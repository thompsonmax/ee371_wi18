==> flow/design.v <==
module numDisplay (hexNum, count);
	output [6:0] hexNum;
	input [3:0] count;
	reg [6:0] number; 
	always@(*) begin
		case(count)
			0: number = 7'b1000000;  
			1: number = 7'b1111001;  
			2: number = 7'b0100100;  
			3: number = 7'b0110000;  
			4: number = 7'b0011001;  
			5: number = 7'b0010010;  
			6: number = 7'b0000010;  
			7: number = 7'b1111000;  
			8: number = 7'b0000000;  
			default: number = 7'b1111111;  
		endcase
	end
	assign hexNum = number;
endmodule 
module pressureControlForTesting (chamberFull, hexNum, clk, reset, 
		outerGate, innerGate, fillSignal, emptySignal);
	output chamberFull; 
	output [6:0] hexNum;
	input clk, reset, outerGate, innerGate, fillSignal, emptySignal;
	parameter CLOCK_DELAY = 0;
	parameter FILL_DELAY = 0;
	parameter EMPTY_DELAY = 0;
	reg ps, ns;
	reg [3:0] count, max;
	always@(*) begin
		case (ps)
			0: if (fillSignal & ~emptySignal & ~outerGate & ~innerGate) begin  
					max = FILL_DELAY;
					ns = 1;  
				end
				else begin
					max = 0;
					ns = ps;
				end
			1: if (~fillSignal & emptySignal & ~outerGate & ~innerGate) begin  
					max = EMPTY_DELAY;
					ns = 0;  
				end
				else begin
					max = 0;
					ns = ps;
				end
		endcase
	end
	always@(posedge clk) begin
		if (reset) begin
			count <= 0;
			ps <= 0;
		end
		else begin
			if (count != max) begin
				#19 count <= count + 1'b1;
			end
			else begin 
				count <= max;
				ps <= ns;
			end 
		end
	end
	numDisplay hexNumber (hexNum, count);
	assign chamberFull = ps;
endmodule 
== From RTL to reports: pressureControlForTesting ==
The steps from the RTL of pressureControlForTesting to its reports follow in flow order.
Lines are those of the file above, counted from 1.
Operators: Yosys type, input widths -> output width; for muxes data width and select width s.
Library cell names are shortened.
The mark -- stands for no value.

* Design top: pressureControlForTesting
* Clock input: clk
* Library: sky130hd
* Library corner: tt_025C_1v80

== Word level ==
Source: Yosys, flattened and elaborated, memories not mapped. Widths are those after wreduce. Print and check cells do not count. Equal cells are merged and count once.
Memory sizes are those after Yosys's memory passes, which may raise the word count (mostly to a power of two), join words into wider ones and drop unused or constant bits.

* Clocked read ports x word width: 7
* Flip-flop bits (word level): 5
* Word-level cells: 22
* Output and inout port bits: 8
* Memories kept: 1
* Bits in read-only memories: 112

* Reductions and logical operators: 2
* Muxes and demuxes: 4
* Bitwise logic cells: 12
* $add $sub $neg: 1

{| class="wikitable"
|+ Memory list
! memory !! words !! width !! read ports !! write ports !! RTL line !! source
|-
| (no name shown) || 16 || 7 || 1 || 0 || 6 || <nowiki>case(count)</nowiki>
|}

{| class="wikitable"
|+ Operators with widths
! operator !! count
|-
| $and 1x1->1 || 6
|-
| $not 1->1 || 6
|-
| $add 4x1->4 const B || 1
|-
| $reduce_bool 4->1 || 1
|-
| $mux 4 || 1
|-
| $reduce_or 2->1 || 1
|-
| $pmux 1 s2 || 1
|-
| $mux 1 || 2
|}

== Longest topological paths ==
Yosys ltp: most cells in a row. Word level: on the elaborated netlist, between registers, memories and ports. Mapped: between sequential cells and ports; inverters and the memories' decode and read muxes count.

* Word-level depth: 6
* ABC_AREA: 0
* Depth in mapped cells: 9
* Gate-level depth less buffers: 9

== Mapped cells and area ==
Yosys stat after the flow's synthesis: flattened, memories mapped to cells. It holds for the ABC_AREA given above (unset counts as 0); a run with the other value may have another netlist.
Totals and module areas in this step are rounded.

{| class="wikitable"
|+ Cells by type
! cell !! count
|-
| dfxtp_1 || 12
|-
| ha_1 || 7
|-
| inv_1 || 7
|-
| nor3b_2 || 2
|-
| o21ai_1 || 5
|-
| a21boi_0 || 2
|-
| nand3_1 || 3
|-
| nor3_1 || 3
|-
| o21a_1 || 2
|-
| mux2i_2 || 1
|-
| nand2b_4 || 1
|-
| a31oi_1 || 2
|-
| nand2b_1 || 2
|-
| nor2b_1 || 2
|-
| nand2_1 || 3
|-
| nor2_1 || 3
|-
| a21oi_1 || 2
|-
| o21ai_0 || 2
|}

Not listed: further types 8, cells in them 8.

* Mapped cells: 69
* Cell area after synthesis: 629.4 µm²
* Buffer cells: 1
* Flip-flop cells: 12

The figures by module come from a second, unflattened synthesis with its own total; it is not the netlist above.

* Cells (unflattened synthesis): 57
* Area total of the unflattened synthesis: 444.2 µm²

Each row is one instance without its submodules.

{| class="wikitable"
|+ By module
! module !! cells !! times used !! area (µm²)
|-
| pressureControlForTesting || 27 || 1 || 250.2
|-
| numDisplay || 30 || 1 || 193.9
|}

== Worst setup path after synthesis ==
Source: OpenSTA report_checks on the synthesized netlist (no wires, ideal clock, input and output delay 20% of the period each), path of least setup slack; recovery checks are left aside. Register names are those of the netlist, which keeps one name where synthesis merged equal registers.

* Path type: register to register
* Start point: register count[0]
* End point: register (no name shown)
* Period: 2.46 ns
* Driving pins on the path: 9
* Slack: 0.503 ns
* Arrival: 1.883 ns
* Setup time: 0.074 ns
* Launch time at the first pin: 0.000 ns
* Delay of the path: 1.957 ns
* Synthesis period reached: 1.957 ns

"delay of the path" is the arrival time less input delay plus setup time.
"driving pins on the path": output pins that drive a net of the path, with the launching flip-flop's if there is one; two outputs of one cell count as two.
"synthesis period reached" = period - worst setup slack (recovery checks aside). The figure is calculated, with input and output delays left at 20% of the set period.
Between the ends stands the longest chain of elaborated cells between them, by number of cells; it is not shown to be the way that was timed. Of several equally long chains one is given.
Each line given opens the expression or statement behind the cell; cells for indexed reads and writes are added by Yosys, which also makes memories of some case tables.
At most two assigning lines are given for a register; there are more.

* Cell sequence: dfxtp_1 > inv_1 > ha_1 > nor3b_2 > nor3_1 > inv_1 > ha_1 > or3_1 > a31oi_1
* Length of the longest elaborated chain: 4

{| class="wikitable"
|+ Ends and longest elaborated chain, post-synthesis
! element !! RTL line !! source
|-
| from (decl) || 30 || <nowiki>reg [3:0] count, max;</nowiki>
|-
| from (assign) || 58 || <nowiki>#19 count <= count + 1'b1;</nowiki>
|-
| from (assign) || 61 || <nowiki>count <= max;</nowiki>
|-
| $reduce_bool 4->1 || 57 || <nowiki>if (count != max) begin</nowiki>
|-
| $not 1->1 || -- ||
|-
| $reduce_or 2->1 || -- ||
|-
| $mux 4 || -- ||
|}

== Worst path after layout ==
From the final timing report of flow run 1: the path of least setup slack in the routed layout; clock arrival at registers is part of the times.

* Path type: input to register
* Start point: input port reset
* End point: register (no name shown)
* Setup time: 0.07 ns
* Launch time at the first pin: 0.52 ns
* Arrival: 2.56 ns
* Driving pins on the path: 7
* Period: 2.62 ns
* Slack: 0.24 ns

Between the ends stands the longest chain of elaborated cells between them, by number of cells; it is not shown to be the way that was timed. Of several equally long chains one is given.

* Cell sequence: clkdlybuf4s50_1 > clkbuf_2 > nor3_1 > inv_1 > ha_1 > or3_1 > a31oi_1
* Length of the longest elaborated chain: 2

{| class="wikitable"
|+ Ends and longest elaborated chain, post-layout
! element !! RTL line !! source
|-
| from (decl) || 25 || <nowiki>input clk, reset, outerGate, innerGate, fillSignal, emptySignal;</nowiki>
|-
| $reduce_or 2->1 || -- ||
|-
| $mux 4 || -- ||
|}

Memo
Re: implementation data of pressureControlForTesting

Top module pressureControlForTesting; platform sky130hd; tools Yosys and OpenROAD; 2 stored runs in no particular order. Input and output delays are each 20% of the period that was set; the output load is 0.01 pF.
"achieved period" is the run's clock period less its worst setup slack. It is reckoned from that one timing run; input and output delays stay at 20% of the period that was set.
"worst path time" is the time allowed to the run's worst setup path (the clock period less input and output delay, where it has them) less its slack. Clock arrival times count: a late capture clock shortens it, a late launch clock lengthens it.
"total power after layout": no workload was simulated; the value follows from the tool's default switching activity.
The results are shown rounded.

=== Flow run 1 ===
{| class="wikitable"
! Setting !! Value
|-
| period_ns || 2.62
|-
| CORE_UTILIZATION || 20
|-
| PLACE_DENSITY || 0.64
|-
| CORE_ASPECT_RATIO || 1.79
|-
| CORE_MARGIN || 9
|-
| TNS_END_PERCENT || 50
|-
| GPL_TIMING_DRIVEN || 0
|-
| CTS_CLUSTER_DIAMETER || 93
|-
| MIN_ROUTING_LAYER || met2
|-
| CAP_MARGIN || 20
|-
| SLEW_MARGIN || 20
|-
! Result !! Value
|-
| Worst hold slack after layout || 0.508 ns
|-
| Worst path time || 1.86 ns
|-
| Worst setup path kind || input to register
|-
| Synthesized cell area || 629.4 µm²
|-
| Achieved period || 2.384 ns
|-
| Standard-cell area after routing || 849.6 µm²
|-
| Smallest setup slack || 0.236 ns
|-
| Total power after layout || 407 uW
|-
| Total negative setup slack || 0.000 ns
|-
| Die footprint || 5576 µm²
|-
| Final design utilization || 29.0%
|}

=== Flow run 2 ===
{| class="wikitable"
! Setting !! Value
|-
| period_ns || 2.65
|-
| CAP_MARGIN || 20
|-
| CORE_MARGIN || 2
|-
| CORE_UTILIZATION || 40
|-
| SLEW_MARGIN || 20
|-
! Result !! Value
|-
| Worst hold slack after layout || 0.526 ns
|-
| Worst path time || 2.19 ns
|-
| Worst setup path kind || register to register
|-
| Synthesized cell area || 629.4 µm²
|-
| Achieved period || 2.194 ns
|-
| Standard-cell area after routing || 818.3 µm²
|-
| Smallest setup slack || 0.456 ns
|-
| Total power after layout || 344.9 uW
|-
| Total negative setup slack || 0.000 ns
|-
| Die footprint || 1907 µm²
|-
| Final design utilization || 55.0%
|}
